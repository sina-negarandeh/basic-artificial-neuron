==> flow/design.v <==
`timescale 1ns / 1ps
module RegisterM #(parameter M = 18)( input [M - 1:0]in, input clk, input rst, input en, output reg [M - 1:0]out);
	always @(posedge clk, posedge rst) begin
		if (rst) out <= 0;
		else if (en) out <= in;
	end
endmodule
# Tool chain data of RegisterM
# What the tools print for RegisterM, step after step.
# Lines are those of the file above, counted from 1.
# Operators carry their Yosys type and port widths (W data, S select, Z words).
# Cell names lack the library's common part.
# Not given: -
dict set report design {
  top {RegisterM}
  clock_port {clk}
  library {sky130hd}
  pvt_corner {tt_025C_1v80}
}

# Word-level counts
# Counts by Yosys on the flattened word-level netlist (proc, flatten, opt, wreduce; memories kept). Register bits leave out memories and registers merged into their read ports (data or address); mux counts leave out enables and synchronous resets folded into registers. Print and check cells are left out. Cells with the same type and inputs are merged into one.
dict set report bits {
  regBits 18
  input_bits 21
  output_inout_bits 18
  word_cells 1
}

# Longest topological paths
# Longest topological path by Yosys (ltp), each cell counted once; first at word level (registers and memories cut), then after technology mapping (sequential cells cut; the memories' decode and read muxes count).
dict set report logic_depth {
  depth_word 0
  ABC_AREA 0
  mapped_depth 3
}

# Synthesis result
# Yosys stat after the flow's synthesis: flattened, memories mapped to cells. It holds for the ABC_AREA given above (unset counts as 0); a run with the other value may have another netlist.
dict set report synth_totals {
  cell_count 39
  synth_area_mm2 0.0007257
  ff_cells 18
  n_buf 2
}
# type count area_total_um2
set by_type {}
lappend by_type {dfrtp_1 18 450.432}
lappend by_type {mux2_4 10 150.144}
lappend by_type {mux2_2 8 90.086}
lappend by_type {buf_12 1 20.019}
lappend by_type {buf_6 1 11.261}
lappend by_type {inv_1 1 3.754}

# Worst setup path after synthesis
# Source: OpenSTA report_checks on the synthesized netlist (no wires, ideal clock, input and output delay 20% of the period each), path of least setup slack; recovery checks are left aside. Register names are those of the netlist, which keeps one name where synthesis merged equal registers.
dict set report synth_timing {
  kind {input-to-reg}
  from {in en}
  to {reg out[10]}
  tclk_ns 0.888
  input_delay_ns 0.178
  arrival_ns 0.721
  path_slack_ns 0.042
  path_delay_ns 0.668
  stages 3
  n_path_buf 2
  period_less_setup_slack_ns 0.846
}
# "path_delay_ns" = arrival - input delay + setup time.
# "stages": output pins that drive a net of the path, with the launching flip-flop's if there is one; two outputs of one cell count as two.
# "period_less_setup_slack_ns" is the clock period less the worst setup slack; recovery checks do not enter. This is arithmetic on one report: input and output delays are still those of the set period (20% each).
dict set report synth_via {
  path_cell_list {buf_6 buf_12 mux2_4}
  elab_chain_len 0
  cone_cells 0
  cone_lines 0
}
# element line
set synth_rtl {}
lappend synth_rtl {{start, declared} 2} ;# module RegisterM #(parameter M = 18)( input [M - 1:0]in, input clk, input rst, input en, output reg [M - 1:0]o ...
lappend synth_rtl {{end, assigned} 4} ;# if (rst) out <= 0;
lappend synth_rtl {{end, assigned} 5} ;# else if (en) out <= in;
lappend synth_rtl {{end, declared} 2}

; RegisterM on sky130hd: 2 stored runs with different settings, listed in no order. Input and output delays are each 20% of the period that was set; the output load is 0.01 pF.

[run 1: settings]
period_ns = 1.14
CORE_UTILIZATION = 55
PLACE_DENSITY_LB_ADDON = 0.21
CORE_ASPECT_RATIO = 1.34
CORE_MARGIN = 3
CELL_PAD_IN_SITES_GLOBAL_PLACEMENT = 3
TNS_END_PERCENT = 85
ABC_AREA = 0
GPL_TIMING_DRIVEN = 1
GPL_ROUTABILITY_DRIVEN = 0
SLEW_MARGIN = 0
MAX_ROUTING_LAYER = met4
CAP_MARGIN = 20
[run 1: results]
outcome = stopped before the end: placement reported FLW-0024

[run 2: settings]
period_ns = 0.59
CORE_UTILIZATION = 68
SETUP_SLACK_MARGIN = -0.02
PLACE_DENSITY = 0.51
CORE_MARGIN = 4
CELL_PAD_IN_SITES_GLOBAL_PLACEMENT = 1
ABC_AREA = 1
GPL_TIMING_DRIVEN = 0
GPL_ROUTABILITY_DRIVEN = 1
MIN_ROUTING_LAYER = met2
MAX_ROUTING_LAYER = met4
CAP_MARGIN = 20
SLEW_MARGIN = 20
[run 2: results]
outcome = stopped before the end: placement reported GPL-0301
